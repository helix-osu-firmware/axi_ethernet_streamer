==> flow/design.v <==
`timescale 1ns / 1ps
module udp_port_arbiter(
        input clk,
        input reset,
        input req_A,
        output gnt_A,
        output [1:0] status_A,
        input req_B,
        output gnt_B,
        output [1:0] status_B,
        input req_C,
        output gnt_C,
        output [1:0] status_C,
        output req_Y,
        input [1:0] status_Y
    );
    localparam [1:0] UDPTX_RESULT_NONE = 2'b00;
    localparam [1:0] UDPTX_RESULT_SENDING = 2'b01;
    localparam [1:0] UDPTX_RESULT_SENT = 2'b11;
    localparam [1:0] UDPTX_RESULT_ERR = 2'b10;
    localparam FSM_BITS=4;
    localparam [FSM_BITS-1:0] IDLE_A = 0;        
    localparam [FSM_BITS-1:0] IDLE_B = 1;        
    localparam [FSM_BITS-1:0] IDLE_C = 2;
    localparam [FSM_BITS-1:0] WAIT_A = 3;
    localparam [FSM_BITS-1:0] GRANT_A = 4;
    localparam [FSM_BITS-1:0] FINISH_A = 5;
    localparam [FSM_BITS-1:0] WAIT_B = 6;
    localparam [FSM_BITS-1:0] GRANT_B = 7;
    localparam [FSM_BITS-1:0] FINISH_B = 8;
    localparam [FSM_BITS-1:0] WAIT_C = 9;
    localparam [FSM_BITS-1:0] GRANT_C = 10;
    localparam [FSM_BITS-1:0] FINISH_C = 11;    
    reg [FSM_BITS-1:0] state = IDLE_A;
    always @(posedge clk) begin
        if (reset) state <= IDLE_A;
        else begin
            case (state)
                IDLE_A: if (status_Y != UDPTX_RESULT_SENDING) begin
                    if (req_B) state <= WAIT_B;
                    else if (req_C) state <= WAIT_C;
                    else if (req_A) state <= WAIT_A;
                end
                IDLE_B: if (status_Y != UDPTX_RESULT_SENDING) begin
                    if (req_C) state <= WAIT_C;
                    else if (req_A) state <= WAIT_A;
                    else if (req_B) state <= WAIT_B;
                end
                IDLE_C: if (status_Y != UDPTX_RESULT_SENDING) begin
                    if (req_A) state <= WAIT_A;
                    else if (req_B) state <= WAIT_B;
                    else if (req_C) state <= WAIT_C;
                end
                WAIT_A: if (status_Y == UDPTX_RESULT_SENDING) state <= GRANT_A;
                GRANT_A: if (status_Y != UDPTX_RESULT_SENDING) state <= FINISH_A;
                FINISH_A: state <= IDLE_A;
                WAIT_B: if (status_Y == UDPTX_RESULT_SENDING) state <= GRANT_B;
                GRANT_B: if (status_Y != UDPTX_RESULT_SENDING) state <= FINISH_B;
                FINISH_B: state <= IDLE_B;
                WAIT_C: if (status_Y == UDPTX_RESULT_SENDING) state <= GRANT_C;
                GRANT_C: if (status_Y != UDPTX_RESULT_SENDING) state <= FINISH_C;
                FINISH_C: state <= IDLE_C;
            endcase
        end
    end                
    assign gnt_A = (state == WAIT_A || state == GRANT_A || state == FINISH_A);
    assign status_A = (gnt_A) ? status_Y : UDPTX_RESULT_NONE;
    assign gnt_B = (state == WAIT_B || state == GRANT_B || state == FINISH_B);
    assign status_B = (gnt_B) ? status_Y : UDPTX_RESULT_NONE;
    assign gnt_C = (state == WAIT_C || state == GRANT_C || state == FINISH_C);
    assign status_C = (gnt_C) ? status_Y : UDPTX_RESULT_NONE;
    assign req_Y = ((state == WAIT_A) && req_A) || ((state == WAIT_B) && req_B) || ((state == WAIT_C) && req_C);
endmodule
Step by step through the tools: udp_port_arbiter
Tool output for the design above, in the order of the flow. Lines are those of the file above, counted from 1. A cell with -- has no value.

Top module: udp_port_arbiter. Clock port: clk. Standard-cell library: sky130hd. Library corner: tt_025C_1v80.

Elaborated design
Counts by Yosys on the flattened word-level netlist (proc, flatten, opt, wreduce; memories kept). Register bits leave out memories and registers merged into their read ports (data or address). Print and check cells are left out. Cells with the same type and inputs are merged into one.

The figure for reductions and logical operators is 14. Under multiplexer cells stands 22. Under equality and inequality tests stands 25.

Operators with widths (number): 2-to-1 mux 4 bit (18); parallel mux 4 bit (select 12 bit) (1); inequality test 2 bit (second input constant) (9); equality test 4 x 3 -> 1 bit (second input constant) (4); equality test 4 bit (second input constant) (4); AND reduction 13 bit (1); nonzero test 12 bit (1); inequality test 4 bit (second input constant) (3); logical OR 1 bit (8); equality test 4 x 2 -> 1 bit (second input constant) (2); 2-to-1 mux 2 bit (3); equality test 4 x 1 -> 1 bit (second input constant) (1); zero test 4 bit (1); logical AND 1 bit (3); equality test 2 x 1 -> 1 bit (second input constant) (1); inequality test 2 x 1 -> 1 bit (second input constant) (1).

For input port bits the number is 7. Word-level cells: 62. Output and inout bits: 10. The entry for register bits after elaboration reads 4.

Logic depth
Longest topological path by Yosys (ltp), each cell counted once; first at word level (registers and memories cut), then after technology mapping (sequential cells cut; the memories' decode and read muxes count).

Under depth after elaboration stands 5. The entry for ABC_AREA reads 0. For gate-level depth with buffers the number is 7. The entry for mapped depth without buffers reads 5.

Mapped cells and area
Source: synth_stat.txt of the flow (Yosys; design flattened, memories mapped). It holds for the ABC_AREA given above (unset counts as 0); a run with the other value may have another netlist. Totals and module areas in this step are rounded.

Cells by type: sky130_fd_sc_hd__dfxtp_1 (number 4, total area 80.077 sq um); sky130_fd_sc_hd__nor2_1 (number 8, total area 30.029 sq um); sky130_fd_sc_hd__a211oi_2 (number 2, total area 25.024 sq um); sky130_fd_sc_hd__o21ai_0 (number 5, total area 25.024 sq um); sky130_fd_sc_hd__and2_2 (number 3, total area 22.522 sq um); sky130_fd_sc_hd__buf_6 (number 2, total area 22.522 sq um); sky130_fd_sc_hd__inv_1 (number 6, total area 22.522 sq um); sky130_fd_sc_hd__nand2_1 (number 6, total area 22.522 sq um); sky130_fd_sc_hd__a21oi_1 (number 4, total area 20.019 sq um); sky130_fd_sc_hd__mux2i_1 (number 2, total area 20.019 sq um); sky130_fd_sc_hd__and2_1 (number 3, total area 18.768 sq um); sky130_fd_sc_hd__nand2b_1 (number 3, total area 18.768 sq um); sky130_fd_sc_hd__a2bb2oi_1 (number 2, total area 17.517 sq um); sky130_fd_sc_hd__a21boi_0 (number 2, total area 15.014 sq um); sky130_fd_sc_hd__nand3_1 (number 3, total area 15.014 sq um); sky130_fd_sc_hd__o211ai_1 (number 2, total area 15.014 sq um); sky130_fd_sc_hd__o221ai_2 (number 1, total area 15.014 sq um); sky130_fd_sc_hd__o31ai_1 (number 2, total area 15.014 sq um).

Not listed: further types 20, cells in them 22.

Mapped cells: 82. Synthesis area: 580 sq um. The figure for area of sequential cells is 80 sq um. The figure for buffers is 5. The entry for mapped flip-flops reads 4.

Timing after synthesis
Path of least setup slack by OpenSTA after synthesis, without wires, with an ideal clock, recovery checks aside; 20% of the period is set as input and as output delay. Where synthesis merged equal registers, the netlist keeps one of their names.

Path kind: reg-to-output. Start: register state[2]. End: output status_A[1]. Under arrival stands 1.204 ns. The figure for clock period is 1.93 ns. The figure for launch time at the first pin is 0.000 ns. The figure for stages on the path is 6. The entry for delay of the path reads 1.204 ns. Required time: 1.544 ns. Under setup slack stands 0.340 ns. The figure for output delay is 0.386 ns. Path buffers: 1. The figure for period reached after synthesis is 1.59 ns.

"delay of the path" = arrival - input delay + setup time. A path that ends at an output port has no setup time. "stages on the path" counts driving pins, that of a launching flip-flop among them; a cell with two outputs on the path counts twice. "period reached after synthesis" is the clock period less the worst setup slack; recovery checks do not enter. This is arithmetic on one report: input and output delays are still those of the set period (20% each). The rows between start and end are the longest chain of elaborated cells between them; the timing report does not say that the signal goes this way. Where chains are equally long, one stands for them. Each line given opens the expression or statement behind the cell; cells for indexed reads and writes are added by Yosys, which also makes memories of some case tables. A register here has more assigning lines than the two given.

Cells stage by stage: sky130_fd_sc_hd__dfxtp_1 -> sky130_fd_sc_hd__buf_2 -> sky130_fd_sc_hd__inv_1 -> sky130_fd_sc_hd__nand3_1 -> sky130_fd_sc_hd__a21oi_1 -> sky130_fd_sc_hd__and2_2. Cells in the longest elaborated chain: 4. The entry for elaborated cells between the ends (all ways) reads 6. Those cells by class: eq/ne: 3; mux: 1; reduce/logical: 2.

Ends and longest elaborated chain, after synthesis: start: declaration (RTL line 34) `reg [FSM_BITS-1:0] state = IDLE_A;`; start: assignment (RTL line 36) `if (reset) state <= IDLE_A;`; start: assignment (RTL line 40) `if (req_B) state <= WAIT_B;`; equality test 4 x 2 -> 1 bit (RTL line 66) `assign gnt_A = (state == WAIT_A || state == GRANT_A || state == FINISH_A);`; logical OR 1 bit x2 (RTL line 66); 2-to-1 mux 2 bit (RTL line 67) `assign status_A = (gnt_A) ? status_Y : UDPTX_RESULT_NONE;`; end: declaration (RTL line 7) `output [1:0] status_A,`.

Some nets on the timed path still bear RTL names; the line given drives or declares the net.

Named nets, after synthesis (RTL line): gnt_A (66).

Path in the finished layout
From the final timing report of run 2: the path of least setup slack in the routed layout; clock arrival at registers is part of the times.

Path kind: reg-to-reg. Start: register state[3]. End: register state[0]. Under setup time stands 0.09 ns. Under setup slack stands -0.11 ns. Path buffers: 3. The figure for launch time at the first pin is 0.23 ns. Required time: 1.73 ns. The figure for stages on the path is 9. The figure for clock period is 1.58 ns. Under arrival stands 1.84 ns.

The rows between start and end are the longest chain of elaborated cells between them; the timing report does not say that the signal goes this way. Where chains are equally long, one stands for them. A register here has more assigning lines than the two given.

Cells stage by stage: sky130_fd_sc_hd__dfxtp_4 -> sky130_fd_sc_hd__inv_4 -> sky130_fd_sc_hd__buf_6 -> sky130_fd_sc_hd__buf_4 -> sky130_fd_sc_hd__buf_4 -> sky130_fd_sc_hd__a21oi_1 -> sky130_fd_sc_hd__o22ai_1 -> sky130_fd_sc_hd__or4_1 -> sky130_fd_sc_hd__o31ai_1. Cells in the longest elaborated chain: 3. The entry for elaborated cells between the ends (all ways) reads 27. Those cells by class: eq/ne: 23; mux: 1; reduce/logical: 3.

Ends and longest elaborated chain, after layout: start: declaration (RTL line 34) `reg [FSM_BITS-1:0] state = IDLE_A;`; start: assignment (RTL line 36) `if (reset) state <= IDLE_A;`; start: assignment (RTL line 40) `if (req_B) state <= WAIT_B;`; equality test 4 bit (RTL line 38) `case (state)`; nonzero test 12 bit; AND reduction 13 bit; end: assignment (RTL line 36); end: assignment (RTL line 40); end: declaration (RTL line 34).

Measured results for udp_port_arbiter: 2 stored runs of the Yosys and OpenROAD flow on sky130hd. The settings differ; the order carries no meaning. The constraints put input and output delay at 20% of the set period each and load the outputs with 0.01 pF. "clock period achieved": clock period set for the run, less the worst setup slack. It is reckoned from that one timing run; input and output delays stay at 20% of the period that was set. "worst path time" is the time allowed to the run's worst setup path (the clock period less input and output delay, where it has them) less its slack. Clock arrival times count: a late capture clock shortens it, a late launch clock lengthens it. By "total power after layout" is meant OpenSTA's value without simulated activity: inputs other than the clock are taken to toggle once in ten clock periods, and the tool carries that through the logic. Values from the reports are rounded here.

Run 1 has these settings: period_ns 1.37; CORE_UTILIZATION 36; SETUP_SLACK_MARGIN 0.08; PLACE_DENSITY 0.94; CORE_MARGIN 3; CELL_PAD_IN_SITES_GLOBAL_PLACEMENT 3; CELL_PAD_IN_SITES_DETAIL_PLACEMENT 1; TNS_END_PERCENT 70; ABC_AREA 1; SLEW_MARGIN 35; MIN_ROUTING_LAYER met1; CAP_MARGIN 20. Outcome: incomplete, placement halted on GPL-0301.

Run 2 has these settings: period_ns 1.58; CAP_MARGIN 20; CORE_MARGIN 2; CORE_UTILIZATION 40; SLEW_MARGIN 20. For the synthesis area the run shows 580 sq um. The worst path time comes to 1.69 ns. Kind of the worst setup path: reg-to-reg. The post-route setup TNS comes to -0.36 ns. The measured clock period achieved is 1.685 ns. For the full die area the run shows 1800 sq um. The total power after layout stands at 2000 µW. The lowest setup slack is -0.11 ns. The final design utilization is 81%. The std-cell area (final layout) reads 1100 sq um.
